==> flow/design.v <==
`timescale 1ns / 1ps
module TimeClockCounter(
    input i_clk,
    input i_reset,
    output[5:0] o_hour, o_min, o_sec,
    output[6:0] o_msec
    );
    reg[5:0] r_hour = 0,
             r_min  = 0,
             r_sec  = 0;
    reg[9:0] r_msec = 0;
    assign o_hour = r_hour;
    assign o_min  = r_min;
    assign o_sec  = r_sec;
    assign o_msec = r_msec / 10;
    always @(posedge i_clk or posedge i_reset) begin
        if(i_reset) begin
            r_hour <= 0;
            r_min  <= 0;
            r_sec  <= 0;
            r_msec <= 0;
        end
        else begin
            if(r_msec == 999)begin
                r_msec <= 0;
                if(r_sec == 59)begin
                    r_sec <= 0;
                    if(r_min == 59)begin
                        r_min <= 0;
                        if(r_hour == 24)begin
                            r_hour <= 0;
                        end
                        else begin
                            r_hour <= r_hour + 1;
                        end
                    end
                    else begin
                        r_min <= r_min + 1;
                    end
                end
                else begin
                    r_sec <= r_sec + 1;
                end
            end
            else begin
                r_msec <= r_msec + 1;  
            end
        end
    end
endmodule
# Tool chain data of TimeClockCounter

The steps from the RTL of TimeClockCounter to its reports follow in flow order.
Line numbers count from 1 in the design file above.
Operators: Yosys type, input widths -> output width; for muxes data width and select width s.
Cell names lack the library's common part.
A cell with n/a has no value.

Top module: TimeClockCounter
Clock input: i_clk
Standard-cell library: sky130hd
Library corner: tt_025C_1v80

# Word level

Counts by Yosys on the flattened word-level netlist (proc, flatten, opt, wreduce; memories kept). Register bits leave out memories and registers merged into their read ports (data or address); mux counts leave out enables and synchronous resets folded into registers. Print and check cells are left out. Cells with the same type and inputs are merged into one.

Eq/ne operators: 4
Mux-type cells: 4
Reduce/logical cells: 2
Div/mod/pow operators: 1
Add/sub/neg operators: 4

Operators with widths:

| operator              | number |
| $div 10x4->32 const B | 1 |
| $add 6x1->6 const B   | 3 |
| $mux 6                | 3 |
| $eq 6x6->1 const B    | 2 |
| $add 10x1->10 const B | 1 |
| $eq 10x10->1 const B  | 1 |
| $mux 10               | 1 |
| $eq 6x5->1 const B    | 1 |
| $reduce_and 3->1      | 1 |
| $reduce_and 2->1      | 1 |

Register bits: 28
Word-level cells: 19
Output and inout port bits: 25
Input port bits: 2

# Longest topological paths

Depth = most cells in a row (Yosys ltp): at word level without a register or memory, in the mapped netlist without a sequential cell, where the memories' decode and read muxes count.

Word-level depth: 2
ABC_AREA: 0
Gate-level depth with buffers: 17
Mapped depth without buffers: 15

# Netlist

The flow's flattened synthesis, as Yosys stat reports it; memories are mapped. The netlist is that of the ABC_AREA named above (0 if unset); the other value can give another one.

Cell count: 290
Synthesis area: 2383.5 µm²
Sequential area: 700.7 µm²
Buffer cells: 17
Mapped flip-flops: 28

Cells by type:

| cell      | number | area in all (µm²) |
| dfrtp_1   | 28     | 700.672 |
| nand2_1   | 32     | 120.115 |
| o21ai_0   | 21     | 105.101 |
| ha_1      | 8      | 100.096 |
| nor2_1    | 23     | 86.333 |
| a21oi_1   | 14     | 70.067 |
| xnor2_1   | 7      | 61.309 |
| inv_1     | 15     | 56.304 |
| mux2i_1   | 5      | 50.048 |
| nand3_1   | 10     | 50.048 |
| nand4_1   | 8      | 50.048 |
| a31oi_1   | 6      | 37.536 |
| clkbuf_1  | 10     | 37.536 |
| a22o_1    | 4      | 35.034 |
| o2111ai_1 | 4      | 35.034 |
| mux2_2    | 3      | 33.782 |
| or3_1     | 5      | 31.28 |
| a311o_1   | 3      | 30.029 |

Not listed: further types 47, cells in them 84.

# Path before layout

Path of least setup slack by OpenSTA after synthesis, without wires, with an ideal clock, recovery checks aside; 20% of the period is set as input and as output delay. Where synthesis merged equal registers, the netlist keeps one of their names.

Path kind: register to output
Start: register r_msec[8]
End: output o_msec[0]
Driving pins on the path: 18
Arrival: 3.569 ns
Path delay: 3.569 ns
External output delay: 1.044 ns
Launch time at the first pin: 0.000 ns
Required time: 4.176 ns
Setup slack: 0.607 ns
Clock period: 5.22 ns
Path buffers: 2
Period reached after synthesis: 4.613 ns

"path delay" = arrival - input delay + setup time.
At an output port there is no setup time.
"driving pins on the path": output pins that drive a net of the path, with the launching flip-flop's if there is one; two outputs of one cell count as two.
"period reached after synthesis" = period - worst setup slack (recovery checks aside). The figure is calculated, with input and output delays left at 20% of the set period.
Between the ends stands the longest chain of elaborated cells between them, by number of cells; it is not shown to be the way that was timed. Of several equally long chains one is given.
A line is the first line of the expression or statement that the cell stems from. Yosys adds cells for indexed reads and writes and turns some case tables into memories.
A register here has more assigning lines than the two given.

Cells stage by stage: dfrtp_1 buf_2 nor2_1 inv_1 ha_1 nor2b_4 buf_6 a311o_1 o211a_1 nor3_4 xnor2_1 o221ai_1 a221oi_2 and2_4 inv_4 or3_1 a21o_1 o2111ai_1
Length of the longest elaborated chain: 1
Elaborated cells on any way between the ends: 1
Source lines of those cells: 1
Classes of those cells: 1 x div

RTL lines, path post-synthesis:

| what          | RTL line | text |
| from (decl)   | 11       | `reg[9:0] r_msec = 0;` |
| from (assign) | 21       | `r_msec <= 0;` |
| from (assign) | 46       | `r_msec <= r_msec + 1;` |
| $div 10x4->32 | 15       | `assign o_msec = r_msec / 10;` |
| to (decl)     | 6        | `output[6:0] o_msec` |

Some nets on the timed path still bear RTL names; the line given drives or declares the net.

Named nets, post-synthesis:

| net       | RTL line |
| o_msec[2] | 15 |

# Worst path after layout

From the final timing report of run 2: the path of least setup slack in the routed layout; clock arrival at registers is part of the times.

Path kind: register to output
Start: register r_msec[8]
End: output o_msec[0]
Path buffers: 4
Launch time at the first pin: 0.26 ns
Required time: 3.67 ns
Clock period: 4.59 ns
Arrival: 3.82 ns
External output delay: 0.92 ns
Setup slack: -0.14 ns
Driving pins on the path: 19

Between the ends stands the longest chain of elaborated cells between them, by number of cells; it is not shown to be the way that was timed. Of several equally long chains one is given.
A register here has more assigning lines than the two given.

Cells stage by stage: dfrtp_1 nor2_4 inv_2 ha_4 nor2b_4 mux2i_4 a221oi_4 buf_4 a311o_1 nand4_1 and3_4 o211a_1 nor4b_2 buf_4 o21bai_2 buf_4 a21oi_1 o2111ai_1 buf_2
Length of the longest elaborated chain: 1
Elaborated cells on any way between the ends: 1
Source lines of those cells: 1
Classes of those cells: 1 x div

RTL lines, path post-layout:

| what          | RTL line | text |
| from (decl)   | 11       | `reg[9:0] r_msec = 0;` |
| from (assign) | 21       | `r_msec <= 0;` |
| from (assign) | 46       | `r_msec <= r_msec + 1;` |
| $div 10x4->32 | 15       | `assign o_msec = r_msec / 10;` |
| to (decl)     | 6        | `output[6:0] o_msec` |

Hand-over note for TimeClockCounter

Record of 2 stored runs of the RTL-to-layout flow on TimeClockCounter, platform sky130hd. The runs are unordered. Constraints: input delay and output delay 20% of the set period each, output load 0.01 pF.
"achieved period" means the clock period less the worst setup slack. The figure is calculated, with input and output delays left at 20% of the set period.
"allowed time less slack (worst setup path)" = time allowed to the worst setup path (clock period - input delay - output delay, where it has them) - its slack; a late launch clock adds to it, a late capture clock takes from it.

## Run 1

==> flow/run.sh <==
#!/bin/bash
# the make line also repeats the synthesis and layout settings of config.mk as NAME=value (left out here)
make -C /OpenROAD-flow-scripts/flow DESIGN_CONFIG=/design/flow/config.mk WORK_HOME=/design/flow/orfs CLKGATE_MAP_FILE= finish
==> flow/config.mk <==
export PLATFORM = sky130hd
export DESIGN_NAME = TimeClockCounter
export DESIGN_NICKNAME = TimeClockCounter
export VERILOG_FILES = /design/flow/design.v
export SDC_FILE = /design/flow/constraint.sdc
export NUM_CORES = 4
export LEC_CHECK = 0
export CAP_MARGIN = 20
export CELL_PAD_IN_SITES_DETAIL_PLACEMENT = 2
export CELL_PAD_IN_SITES_GLOBAL_PLACEMENT = 1
export CORE_ASPECT_RATIO = 1.22
export CORE_MARGIN = 2
export CORE_UTILIZATION = 51
export GPL_ROUTABILITY_DRIVEN = 0
export MIN_ROUTING_LAYER = met1
export PLACE_DENSITY = 0.8
export SETUP_SLACK_MARGIN = 1.98
export SLEW_MARGIN = 20
export TNS_END_PERCENT = 30
==> flow/constraint.sdc <==
create_clock -name core_clock -period 7.74 [get_ports {i_clk}]
set_input_delay 1.5480 -clock core_clock [delete_from_list [all_inputs] [get_ports {i_clk}]]
set_output_delay 1.5480 -clock core_clock [all_outputs]
set_load 0.01 [all_outputs]

Run 1: stopped before the end: placement reported DPL-0033

## Run 2

==> flow/run.sh <==
#!/bin/bash
# the make line also repeats the synthesis and layout settings of config.mk as NAME=value (left out here)
make -C /OpenROAD-flow-scripts/flow DESIGN_CONFIG=/design/flow/config.mk WORK_HOME=/design/flow/orfs CLKGATE_MAP_FILE= finish
==> flow/config.mk <==
export PLATFORM = sky130hd
export DESIGN_NAME = TimeClockCounter
export DESIGN_NICKNAME = TimeClockCounter
export VERILOG_FILES = /design/flow/design.v
export SDC_FILE = /design/flow/constraint.sdc
export NUM_CORES = 4
export LEC_CHECK = 0
export CAP_MARGIN = 20
export CORE_MARGIN = 2
export CORE_UTILIZATION = 22
export SLEW_MARGIN = 20
==> flow/constraint.sdc <==
create_clock -name core_clock -period 4.59 [get_ports {i_clk}]
set_input_delay 0.9180 -clock core_clock [delete_from_list [all_inputs] [get_ports {i_clk}]]
set_output_delay 0.9180 -clock core_clock [all_outputs]
set_load 0.01 [all_outputs]

| result of run 2 | value |
|---|---|
| worst hold slack in the final report | 0.520 ns |
| allowed time less slack (worst setup path) | 3.82 ns |
| critical path kind | register to output |
| standard-cell area after layout | 3400.8 µm² |
| chip area in the Yosys report | 2383.5 µm² |
| utilization of the finished layout | 0.318 |
| worst setup slack after layout | -0.145 ns |
| full die area | 11682.4 µm² |
| setup TNS | -0.275 ns |
| achieved period | 4.735 ns |

End of note.
